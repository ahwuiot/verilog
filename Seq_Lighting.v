==> flow/design.v <==
module Seq_Lighting(clk, reset, a, b, c, d, e);
	input	clk, reset;
	reg	[31:0]	divider;
	reg 	[2:0]	counter;
	output	reg	a, b, c, d, e;
	always@(posedge clk)
	begin	
		if(!reset)begin
			divider <= divider + 1;
			if(divider >= 999999)begin
				divider <= 0;
			end
		end
		else begin
			divider <= 0;
		end
	end
	always@(posedge clk)
	begin
		if(divider == 999999)begin
			counter <= counter + 1;
		end
		else if(counter > 5)begin
			counter <= 0;
		end
	end
	always@(*)
	begin
		case(counter)
			3'b001: {a, b, c, d, e} <= 5'b10000;
			3'b010: {a, b, c, d, e} <= 5'b01000;
			3'b011: {a, b, c, d, e} <= 5'b00100;
			3'b100: {a, b, c, d, e} <= 5'b00010;
			3'b101: {a, b, c, d, e} <= 5'b00001;
			default:{a, b, c, d, e} <= 5'b00000;
		endcase
	end
endmodule
# From RTL to reports: Seq_Lighting

What the tools print for Seq_Lighting, step after step.
Lines are those of the file above, counted from 1.
Operators: Yosys type, input widths -> output width; for muxes data width and select width s.
Cell names lack the library's common part.
The mark - stands for no value.

Design top: Seq_Lighting
Clock port: clk
Cell library: sky130hd
Timing corner: tt_025C_1v80

# Elaborated design

Counts by Yosys on the flattened word-level netlist (proc, flatten, opt, wreduce; memories kept). Register bits leave out memories and registers merged into their read ports (data or address). Print and check cells are left out. Cells with the same type and inputs are merged into one.

Clocked read ports x word width: 0
Memories: 0
Latch bits: 0
Elaborated cells: 17
Output and inout port bits: 5
RAM bits: 0
Input port bits: 2
Flip-flop bits (word level): 35
Bits in read-only memories: 0

Magnitude comparators: 2
Div/mod/pow operators: 0
Shift operators: 0
Bitwise gates (word level): 0
Reductions and logical operators: 2
Multipliers: 0
Equal/unequal tests: 6
Muxes and demuxes: 3
$add $sub $neg: 2

Operators by type and width:

| kind                  | number |
| $add 32x1->32 const B | 1 |
| $ge 32x20->1 const B  | 1 |
| $eq 32x20->1 const B  | 1 |
| $pmux 5 s5            | 1 |
| $eq 3x2->1 const B    | 2 |
| $eq 3x3->1 const B    | 2 |
| $mux 3                | 2 |
| $add 3x1->3 const B   | 1 |
| $eq 3x1->1 const B    | 1 |
| $gt 3x3->1 const B    | 1 |
| $reduce_bool 2->1     | 1 |
| $reduce_or 2->1       | 1 |

# Longest topological paths

Longest topological path by Yosys (ltp), each cell counted once; first at word level (registers and memories cut), then after technology mapping (sequential cells cut; the memories' decode and read muxes count).

Word-level depth: 3
ABC_AREA: 0
Gate-level depth with buffers: 7
Mapped depth without buffers: 6

# Mapped cells and area

Source: synth_stat.txt of the flow (Yosys; design flattened, memories mapped). It holds for the ABC_AREA given above (unset counts as 0); a run with the other value may have another netlist.
The area totals of this step are shown rounded.

Cells by type:

| cell type | number | total area (um^2) |
| dfxtp_1   | 32     | 640.614 |
| edfxtp_1  | 3      | 90.086 |
| ha_1      | 7      | 87.584 |
| xnor2_1   | 10     | 87.584 |
| nor3_1    | 17     | 85.082 |
| xor2_1    | 8      | 70.067 |
| nor4_1    | 10     | 62.56 |
| nand3_1   | 9      | 45.043 |
| nor2_1    | 7      | 26.275 |
| buf_6     | 2      | 22.522 |
| inv_1     | 6      | 22.522 |
| nor4_4    | 1      | 21.27 |
| and2_1    | 3      | 18.768 |
| nand2_1   | 5      | 18.768 |
| and4_1    | 2      | 17.517 |
| and3_2    | 2      | 15.014 |
| o31ai_1   | 2      | 15.014 |
| and3_1    | 2      | 12.512 |

Not listed: further types 12, cells in them 14.

Flip-flops: 35
Cell area after synthesis: 1500 um^2
Mapped cells: 142
Sequential part of the area: 730 um^2

# Worst setup path after synthesis

OpenSTA on the mapped netlist: ideal clock, no wires. The path of least setup slack (recovery checks aside). Input and output delay are each 20% of the period. Register names are those of the netlist, which keeps one name where synthesis merged equal registers.

Kind: register -> register
From: register divider[15]
To: register counter[0]
Arrival time: 1412 ps
Period: 2960 ps
Delay of the path: 1767 ps
Library setup time: 355 ps
Path slack: 1192 ps
Required time: 2605 ps
Stages on the path: 5
Time at the first pin: 0 ps
Period reached after synthesis: 1768 ps

"delay of the path" = arrival - input delay + setup time.
"stages on the path" counts driving pins, that of a launching flip-flop among them; a cell with two outputs on the path counts twice.
"period reached after synthesis" is the clock period less the worst setup slack; recovery checks do not enter. This is arithmetic on one report: input and output delays are still those of the set period (20% each).
The rows between start and end are the longest chain of elaborated cells between them; the timing report does not say that the signal goes this way. Where chains are equally long, one stands for them.
Each line given opens the expression or statement behind the cell; cells for indexed reads and writes are added by Yosys, which also makes memories of some case tables.
A register here has more assigning lines than the two given.
The path ends at the enable pin of a flip-flop; only ways to that pin are counted.

Cells stage by stage: dfxtp_1 -> or4_4 -> nor4_4 -> nand4_1 -> o31ai_1
Cells in the longest elaborated chain: 2

Ends and longest elaborated chain, after synthesis:

| element           | RTL line | text |
| start, declared   | 3        | `reg [31:0] divider;` |
| start, assigned   | 9        | `divider <= divider + 1;` |
| start, assigned   | 11       | `divider <= 0;` |
| $eq 32x20->1      | 20       | `if(divider == 999999)begin` |
| $reduce_bool 2->1 | -        |  |
| end, assigned     | 21       | `counter <= counter + 1;` |
| end, assigned     | 24       | `counter <= 0;` |
| end, declared     | 4        | `reg [2:0] counter;` |

# Worst path after layout

Path of least setup slack in the final report of flow run A (OpenROAD, finished layout, wires in). Where an end is a register, its clock arrival counts in the times.
The path's times are printed in steps of 10 ps; the period is the one set.

Kind: register -> output
From: register counter[0]
To: output port e
Time at the first pin: 280 ps
Path slack: 90 ps
Period: 2160 ps
Arrival time: 1640 ps
Stages on the path: 4
Required time: 1730 ps

The rows between start and end are the longest chain of elaborated cells between them; the timing report does not say that the signal goes this way. Where chains are equally long, one stands for them.

Cells stage by stage: edfxtp_1 -> ha_1 -> and2_1 -> clkdlybuf4s50_1
Cells in the longest elaborated chain: 2

Ends and longest elaborated chain, post-layout:

| element         | RTL line | text |
| start, declared | 4        | `reg [2:0] counter;` |
| start, assigned | 21       | `counter <= counter + 1;` |
| start, assigned | 24       | `counter <= 0;` |
| $eq 3x3->1      | 29       | `case(counter)` |
| $pmux 5 s5      | 29       |  |
| end, declared   | 5        | `output reg a, b, c, d, e;` |

Subject: flow runs of Seq_Lighting

Hi,

Below are 2 stored runs of the flow (Yosys, OpenROAD; platform sky130hd) on Seq_Lighting, each with its settings and what was measured, unordered. Constraints: input delay and output delay 20% of the set period each, output load 0.01 pF.
By "clock period achieved" is meant the clock period of the run minus its worst setup slack. This is arithmetic on one report: input and output delays are still those of the set period (20% each).
"allowed time less slack (worst setup path)" means the part of the period allowed to the worst setup path (the constraints hold back 20% at inputs and 20% at outputs) less its slack; where the path has registers, the arrival times of their clocks count too.
"total design power" rests on the timing tool's default activity at the inputs, not on a simulated workload.
"allowed time less slack (worst setup path)" is given in steps of 10 ps.
The measured numbers are rounded.
Settings: -- = not set for that run.

| name                                            | flow run A         | flow run B         |
| period_ns                                       | 2.16               | 2.4                |
| CORE_UTILIZATION                                | 18                 | 21                 |
| PLACE_DENSITY_LB_ADDON                          | 0.22               | 0.21               |
| CORE_MARGIN                                     | 9                  | 2                  |
| CELL_PAD_IN_SITES_GLOBAL_PLACEMENT              | 0                  | --                 |
| GPL_TIMING_DRIVEN                               | 1                  | --                 |
| CTS_CLUSTER_SIZE                                | 49                 | 75                 |
| CTS_CLUSTER_DIAMETER                            | 371                | --                 |
| SLEW_MARGIN                                     | 25                 | 20                 |
| MAX_ROUTING_LAYER                               | met5               | met5               |
| CAP_MARGIN                                      | 20                 | 20                 |
| SETUP_SLACK_MARGIN                              | --                 | 0.12               |
| ABC_AREA                                        | --                 | 1                  |
| GPL_ROUTABILITY_DRIVEN                          | --                 | 1                  |
| MIN_ROUTING_LAYER                               | --                 | met1               |
| std-cell area (final layout) (um^2)             | 1800               | 1900               |
| lowest hold slack (ps)                          | 470                | 450                |
| post-route utilization (%)                      | 24                 | 26                 |
| chip area in the Yosys report (um^2)            | 1500               | 1600               |
| total design power (µW)                         | 1300               | 1100               |
| die area (um^2)                                 | 12000              | 8300               |
| clock period achieved (ps)                      | 2068               | 2125               |
| summed negative setup slack (ps)                | 0                  | 0                  |
| allowed time less slack (worst setup path) (ps) | 1640               | 1650               |
| class of the worst setup path                   | register -> output | register -> output |
| worst setup slack after layout (ps)             | 92                 | 270                |

Regards
